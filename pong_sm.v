==> flow/design.v <==
`timescale 1ns/1ps
module pong_sm (clk, reset, start, ack, x, y,text_offset, player_1_score, player_2_score, p_1, p_2, q_INITIAL, q_SERVE, q_MOVE, q_CHECK, q_SCORE, q_GAMEOVER);
	input clk, reset, start, ack;
	input [9:0] p_1;
	input [9:0] p_2;
	output reg [9:0] x;
	output reg [9:0] y;
	output reg [3:0] player_1_score; 
	output reg [3:0] player_2_score; 
	output reg [9:0] text_offset;
	output q_INITIAL, q_SERVE, q_MOVE, q_CHECK, q_SCORE, q_GAMEOVER;
	reg [5:0] state;
	assign {q_GAMEOVER, q_SCORE, q_CHECK, q_MOVE, q_SERVE, q_INITIAL} = state;
	reg dx, dy;
	wire b1, b2, b3, b4, b5;
	wire s1, s2, s3, s4;
	reg [9:0] X_step;
	reg [9:0] Y_step;
	localparam
	PWIDTH = 10'd15,
	PHEIGHT = 10'd40,
	INITIAL = 6'b000001,
	SERVE = 6'b000010,
	MOVE	= 6'b000100,
	CHECK	= 6'b001000,
	SCORE		= 6'b010000,
	GAMEOVER	= 6'b100000;
	assign b1 = ( (x + X_step) >= (10'd640 - PWIDTH) ) &&  ( (y + Y_step) <= (p_2 + PHEIGHT) )  && ( ( (y + Y_step) >= (p_2 - PHEIGHT) ) ) ;  
	assign b2 = ( (x - X_step) <= PWIDTH ) &&  ( (y + Y_step) <= (p_1 + PHEIGHT) )  && ( ( (y + Y_step) >= (p_1 - PHEIGHT) ) ) ;  
	assign b3 = ( ( (y - Y_step) <= 0 ) || ( (y + Y_step) >= 10'd480 ) ) ;  
	assign s1 = ( (x + X_step) >= (10'd640) ) && ~( ( (y + Y_step) <= (p_2 + PHEIGHT) )  && ( ( (y + Y_step) >= (p_2 - PHEIGHT) ) ) ) ;  
	assign s2 = ( (x - X_step) <= 0 ) &&  ~( ( (y + Y_step) <= (p_1 + PHEIGHT) )  && ( ( (y + Y_step) >= (p_1 - PHEIGHT) ) ) );  
	always @ (posedge clk, posedge reset)
	begin: pong_SM
		if (reset)
		begin
			state <= INITIAL;
			player_1_score <= 1'bx;
			player_2_score <= 1'bx;
			x <= 10'dx; 
			y <= 10'dx; 
			dx <= 1'bx; 
			dy <= 1'bx; 
			X_step <= 10'dx;
			Y_step <= 10'dx;
			text_offset <= 10'dx;
		end
		else
			case (state)
				INITIAL:
				begin
					state <= SERVE;
					player_1_score <= 1'b0;
					player_2_score <= 1'b0;
					x <= 10'd320;  
					y <= 10'd240; 
					dx <= 1;  
					dy <= 0;  
					X_step <= 10'd12;
					Y_step <= 10'd6;
					text_offset <= 10'd0;
				end
				SERVE:
				begin
					if ( ( player_1_score == 0 ) && (player_2_score == 0) )
						begin
							if (start)
								state <= MOVE;
						end
					else 
						state <= MOVE;
					x <= 10'd320;  
					y <= 10'd240; 
				end
				MOVE:
				begin
					state <= CHECK;
					if (dx)
						x <= x + X_step;
					else
						x <= x - X_step;
					if (dy)
						y <= y - Y_step;
					else
						y <= y + Y_step;
				end
				CHECK:
				begin
					if ( s1 | s2  )
						state <= SCORE;
					else
						state <= MOVE;
					if ( (b1 & dx) )  
						begin
							dx <= ~dx;
							if ( (y + Y_step) < (p_2 - 10'd25) )  
								begin
									Y_step <= 12;
									dy <= 1'b1;
								end
							else if ( ( (y + Y_step) < (p_2 - 10'd5) ) && ( (y + Y_step) >= (p_2 - 10'd25) ) )  
								begin
									Y_step <= 3;
									dy <= 1'b1;
								end
							else if ( ( (y + Y_step) >= (p_2 - 10'd5) ) && ( (y + Y_step) < (p_2 + 10'd5) ) )  
								Y_step <= 0;
							else if ( ( (y + Y_step) >= (p_2 + 10'd5) ) && ( (y + Y_step) < (p_2 + 10'd25) ) )  
								begin
									Y_step <= 3;
									dy <= 1'b0;
								end
							else if ( (y + Y_step) >= (p_2 + 10'd25 ) )  
								begin
									Y_step <= 12;
									dy <= 1'b0;
								end
						end
					else if ( (b2 & ~dx) )  
						begin
							dx <= ~dx;
							if ( (y + Y_step) < (p_1 - 10'd25) )  
								begin
									Y_step <= 12;
									dy <= 1'b1;
								end
							else if ( ( (y + Y_step) < (p_1 - 10'd5) ) && ( (y + Y_step) >= (p_1 - 10'd25) ) )  
								begin
									Y_step <= 3;
									dy <= 1'b1;
								end
							else if ( ( (y + Y_step) >= (p_1 - 10'd5) ) && ( (y + Y_step) < (p_1 + 10'd5) ) )  
								Y_step <= 0;
							else if ( ( (y + Y_step) >= (p_1 + 10'd5) ) && ( (y + Y_step) < (p_1 + 10'd25) ) )  
								begin
									Y_step <= 3;
									dy <= 1'b0;
								end
							else if ( (y + Y_step) >= (p_1 + 10'd25 ) )  
								begin
									Y_step <= 12;
									dy <= 1'b0;
								end
						end
					else if ( b3 )  
						dy <= ~dy;
				end
				SCORE:
				begin
					if ( ( (player_1_score == 2'b10)& dx ) || ( (player_2_score == 2'b10)& ~dx ) )
						begin
						state <= GAMEOVER;
						if ((player_2_score == 2'b10) & ~dx)
							text_offset <= 10'd530;
						end
					else
						state <= SERVE;
					if ( dx )
						begin
							player_1_score <= player_1_score + 2'b01;
							dx <= ~dx;
						end
					else
						begin
							player_2_score <= player_2_score + 2'b01;
							dx <= ~dx;
						end
				end
				GAMEOVER:
				begin
					if (ack)
						state <= INITIAL;
						x <= 650;  
						y <= 500;
				end
			endcase
	end
endmodule
# Tool chain data of pong_sm
# What the tools print for pong_sm, step after step.
# Line numbers count from 1 in the design file above.
# Library cell names are shortened.
# Not given: --
dict set report inputs {
  design {pong_sm}
  clock_port {clk}
  library {sky130hd}
  lib_corner {tt_025C_1v80}
}

# After elaboration
# Source: Yosys, flattened and elaborated, memories not mapped. Widths are those after wreduce. Registers that Yosys merges into a memory's read port (data or address) are not register bits. Print and check cells do not count.
dict set report word_totals {
  reg_bits 56
  inputBits 24
  out_inout_bits 44
}
dict set report op_classes {
  n_addsub 20
  cmp 26
  equal 22
  mux 47
  n_logic 9
  n_reduce_logical 32
}
# operator count
set op_table {}
lappend op_table {{2-to-1 mux 10 bit} 16}
lappend op_table {{>= comparator 10 bit} 10}
lappend op_table {{less-than comparator 10 bit} 8}
lappend op_table {{less-or-equal comparator 32 x 1 -> 1 bit (second input constant)} 2}
lappend op_table {{parallel mux 10 bit (select 3 bit)} 2}
lappend op_table {{parallel mux 10 bit (select 2 bit)} 2}
lappend op_table {{parallel mux 6 bit (select 6 bit)} 1}
lappend op_table {{2-to-1 mux 6 bit} 4}
lappend op_table {{!= test 7 bit (second input constant)} 3}
lappend op_table {{less-or-equal comparator 10 bit} 2}
lappend op_table {{>= comparator 10 bit (second input constant)} 2}
lappend op_table {{adder 10 x 3 -> 10 bit (second input constant)} 2}
lappend op_table {{subtractor 10 x 3 -> 10 bit (second input constant)} 2}
lappend op_table {{adder 10 x 5 -> 10 bit (second input constant)} 2}
lappend op_table {{subtractor 10 x 5 -> 10 bit (second input constant)} 2}
lappend op_table {{adder 10 x 6 -> 10 bit (second input constant)} 2}
lappend op_table {{subtractor 10 x 6 -> 10 bit (second input constant)} 2}
lappend op_table {{parallel mux 4 bit (select 2 bit)} 2}
lappend op_table {{logical AND 1 bit} 15}
lappend op_table {{2-to-1 mux 1 bit} 15}
lappend op_table {{!= test 6 bit (second input constant)} 2}
lappend op_table {{subtractor 10 x 10 -> 11 bit} 1}
lappend op_table {{subtractor 10 x 4 -> 11 bit (second input constant)} 1}
lappend op_table {{adder 10 bit} 1}
lappend op_table {{subtractor 10 bit} 1}
lappend op_table {{adder 10 x 4 -> 10 bit (second input constant)} 1}
lappend op_table {{subtractor 10 x 4 -> 10 bit (second input constant)} 1}
lappend op_table {{less-or-equal comparator 10 x 4 -> 1 bit (second input constant)} 1}
# Not listed: further kinds 30, cells in them 51.

# Logic depth
# Depth = most cells in a row (Yosys ltp): at word level without a register or memory, in the mapped netlist without a sequential cell, where the memories' decode and read muxes count.
dict set report logic_depth {
  depth_word 10
  abc_area 0
  depth_mapped 18
}

# Netlist
# The flow's flattened synthesis, as Yosys stat reports it; memories are mapped. The netlist is that of the ABC_AREA named above (0 if unset); the other value can give another one.
# The area totals of this step are shown rounded.
# cell_type count
set types {}
lappend types {ha_1 122}
lappend types {dfrtp_1 39}
lappend types {xnor2_1 62}
lappend types {xor2_1 36}
lappend types {a21oi_1 55}
lappend types {nor2_1 73}
lappend types {nand2_1 69}
lappend types {o21ai_0 49}
lappend types {inv_1 46}
lappend types {a21o_1 20}
lappend types {nand4_1 22}
lappend types {nand3_1 26}
lappend types {clkbuf_1 27}
lappend types {buf_4 12}
lappend types {o21a_1 12}
lappend types {o31ai_1 11}
lappend types {nand2b_1 13}
lappend types {nor4_1 13}
# Not listed: further types 67, cells in them 203.
dict set report mapped {
  cell_count 910
  yosys_area_mm2 0.0072
  seqArea_mm2 0.001
  flip_flops 40
}

# Timing after synthesis
# OpenSTA on the mapped netlist: ideal clock, no wires. The path of least setup slack (recovery checks aside). Input and output delay are each 20% of the period. Register names are those of the netlist, which keeps one name where synthesis merged equal registers.
dict set report synth_path {
  kind {in2reg}
  startpoint {in p_1[5]}
  endpoint {reg dy}
  clock_period_ns 6.86
  input_delay_ns 1.372
  t_arrival_ns 4.588
  required_ns 6.756
  path_slack_ns 2.169
  path_delay_ns 3.320
  path_stages 14
  period_less_setup_slack_ns 4.691
}
# "path_delay_ns" = arrival - input delay + setup time.
# "path_stages" counts driving pins, that of a launching flip-flop among them; a cell with two outputs on the path counts twice.
# "period_less_setup_slack_ns" is the clock period less the worst setup slack; recovery checks do not enter. This is arithmetic on one report: input and output delays are still those of the set period (20% each).
# Between the ends stands the longest chain of elaborated cells between them, by number of cells; it is not shown to be the way that was timed. Of several equally long chains one is given.
# Each line given opens the expression or statement behind the cell; cells for indexed reads and writes are added by Yosys, which also makes memories of some case tables.
# At most two assigning lines are given for a register; there are more.
dict set report synth_between {
  cell_sequence {clkbuf_1 buf_1 o21ai_0 xor2_1 ha_1 or4_1 a2111oi_2 a211o_1 nor2_1 nor4b_2 nand2_1 or4_1 a2bb2oi_1 o311ai_1}
  elab_chain_len 10
  cells_between 34
  classes_between {add/sub: 6; compare: 10; eq/ne: 3; mux: 8; logic: 1; reduce/logical: 6}
}
# element line_no
set synth_rtl {}
lappend synth_rtl {{start: declaration} 4} ;# input [9:0] p_1;
lappend synth_rtl {{adder 10 x 5 -> 10 bit} 139} ;# else if ( (y + Y_step) >= (p_1 + 10'd25 ) )
lappend synth_rtl {{>= comparator 10 bit} 139}
lappend synth_rtl {{2-to-1 mux 1 bit} 139}
lappend synth_rtl {{2-to-1 mux 1 bit} 134} ;# else if ( ( (y + Y_step) >= (p_1 + 10'd5) ) && ( (y + Y_step) < (p_1 + 10'd25) ) )
lappend synth_rtl {{2-to-1 mux 1 bit} 132} ;# else if ( ( (y + Y_step) >= (p_1 - 10'd5) ) && ( (y + Y_step) < (p_1 + 10'd5) ) )
lappend synth_rtl {{2-to-1 mux 1 bit} 127} ;# else if ( ( (y + Y_step) < (p_1 - 10'd5) ) && ( (y + Y_step) >= (p_1 - 10'd25) ) )
lappend synth_rtl {{2-to-1 mux 1 bit} 122} ;# if ( (y + Y_step) < (p_1 - 10'd25) )
lappend synth_rtl {{2-to-1 mux 1 bit} 119} ;# else if ( (b2 & ~dx) )
lappend synth_rtl {{2-to-1 mux 1 bit} 93} ;# if ( (b1 & dx) )
lappend synth_rtl {{parallel mux 1 bit (select 2 bit)} 49} ;# case (state)
lappend synth_rtl {{end: assignment} 43} ;# dy <= 1'bx;
lappend synth_rtl {{end: assignment} 146} ;# dy <= ~dy;
lappend synth_rtl {{end: declaration} 14} ;# reg dx, dy;

# Path in the finished layout
# From the final timing report of record 1: the path of least setup slack in the routed layout; clock arrival at registers is part of the times.
dict set report layout_path {
  kind {reg2reg}
  startpoint {reg Y_step[1]}
  endpoint {reg dy}
  clock_period_ns 4.32
  t_arrival_ns 4.36
  required_ns 4.48
  path_slack_ns 0.12
  path_stages 18
}
# Between the ends stands the longest chain of elaborated cells between them, by number of cells; it is not shown to be the way that was timed. Of several equally long chains one is given.
# At most two assigning lines are given for a register; there are more.
dict set report layout_between {
  cell_sequence {dfrtp_1 inv_2 ha_1 and2b_1 o211ai_1 mux2_4 buf_4 or2_1 buf_4 ha_1 a21o_1 a21o_1 a21oi_1 o21a_1 o31ai_1 a32oi_1 a2bb2oi_1 o311ai_1}
  elab_chain_len 10
  cells_between 57
  classes_between {add/sub: 2; compare: 22; eq/ne: 5; mux: 14; logic: 2; reduce/logical: 12}
}
# element line_no
set layout_rtl {}
lappend layout_rtl {{start: declaration} 18} ;# reg [9:0] Y_step;
lappend layout_rtl {{start: assignment} 45} ;# Y_step <= 10'dx;
lappend layout_rtl {{start: assignment} 60} ;# Y_step <= 10'd6;
lappend layout_rtl {{adder 10 bit} 139} ;# else if ( (y + Y_step) >= (p_1 + 10'd25 ) )
lappend layout_rtl {{>= comparator 10 bit} 139}
lappend layout_rtl {{2-to-1 mux 1 bit} 139}
lappend layout_rtl {{2-to-1 mux 1 bit} 134} ;# else if ( ( (y + Y_step) >= (p_1 + 10'd5) ) && ( (y + Y_step) < (p_1 + 10'd25) ) )
lappend layout_rtl {{2-to-1 mux 1 bit} 132} ;# else if ( ( (y + Y_step) >= (p_1 - 10'd5) ) && ( (y + Y_step) < (p_1 + 10'd5) ) )
lappend layout_rtl {{2-to-1 mux 1 bit} 127} ;# else if ( ( (y + Y_step) < (p_1 - 10'd5) ) && ( (y + Y_step) >= (p_1 - 10'd25) ) )
lappend layout_rtl {{2-to-1 mux 1 bit} 122} ;# if ( (y + Y_step) < (p_1 - 10'd25) )
lappend layout_rtl {{2-to-1 mux 1 bit} 119} ;# else if ( (b2 & ~dx) )
lappend layout_rtl {{2-to-1 mux 1 bit} 93} ;# if ( (b1 & dx) )
lappend layout_rtl {{parallel mux 1 bit (select 2 bit)} 49} ;# case (state)
lappend layout_rtl {{end: assignment} 43} ;# dy <= 1'bx;
lappend layout_rtl {{end: assignment} 146} ;# dy <= ~dy;
lappend layout_rtl {{end: declaration} 14} ;# reg dx, dy;

; Record of 2 stored runs of the RTL-to-layout flow on pong_sm, platform sky130hd. The runs are unordered. Constraints: input delay and output delay 20% of the set period each, output load 0.01 pF.
; "achieved_clock_period_ns": clock period set for the run, less the worst setup slack. It is reckoned from that one timing run; input and output delays stay at 20% of the period that was set.
; "worst_setup_path_time_ns" = time allowed to the worst setup path (clock period - input delay - output delay, where it has them) - its slack; a late launch clock adds to it, a late capture clock takes from it.
; By "power_total_uw" is meant OpenSTA's value without simulated activity: inputs other than the clock are taken to toggle once in ten clock periods, and the tool carries that through the logic.
; Results are given in rounded form.

[record 1: settings]
period_ns = 4.32
SETUP_SLACK_MARGIN = -0.09
CAP_MARGIN = 20
CORE_MARGIN = 2
CORE_UTILIZATION = 40
SLEW_MARGIN = 20
[record 1: results]
synthArea_mm2 = 0.0072
final_hold_ws_ns = 0.54
worst_setup_path_time_ns = 4.20
path_kind = reg2reg
final_stdcell_area_mm2 = 0.0089
post_route_util_pct = 51
achieved_clock_period_ns = 4.202
tns_setup_ns = 0.000
worstSetupSlack_ns = 0.12
power_total_uw = 1200
dieArea_mm2 = 0.019

[record 2: settings]
period_ns = 2.77
CORE_UTILIZATION = 65
PLACE_DENSITY_LB_ADDON = 0.17
CORE_ASPECT_RATIO = 0.95
CORE_MARGIN = 6
CELL_PAD_IN_SITES_DETAIL_PLACEMENT = 1
TNS_END_PERCENT = 40
GPL_TIMING_DRIVEN = 1
GPL_ROUTABILITY_DRIVEN = 0
CTS_CLUSTER_SIZE = 36
SLEW_MARGIN = 0
MIN_ROUTING_LAYER = met2
CAP_MARGIN = 20
[record 2: results]
outcome = no results, placement failed with DPL-0033
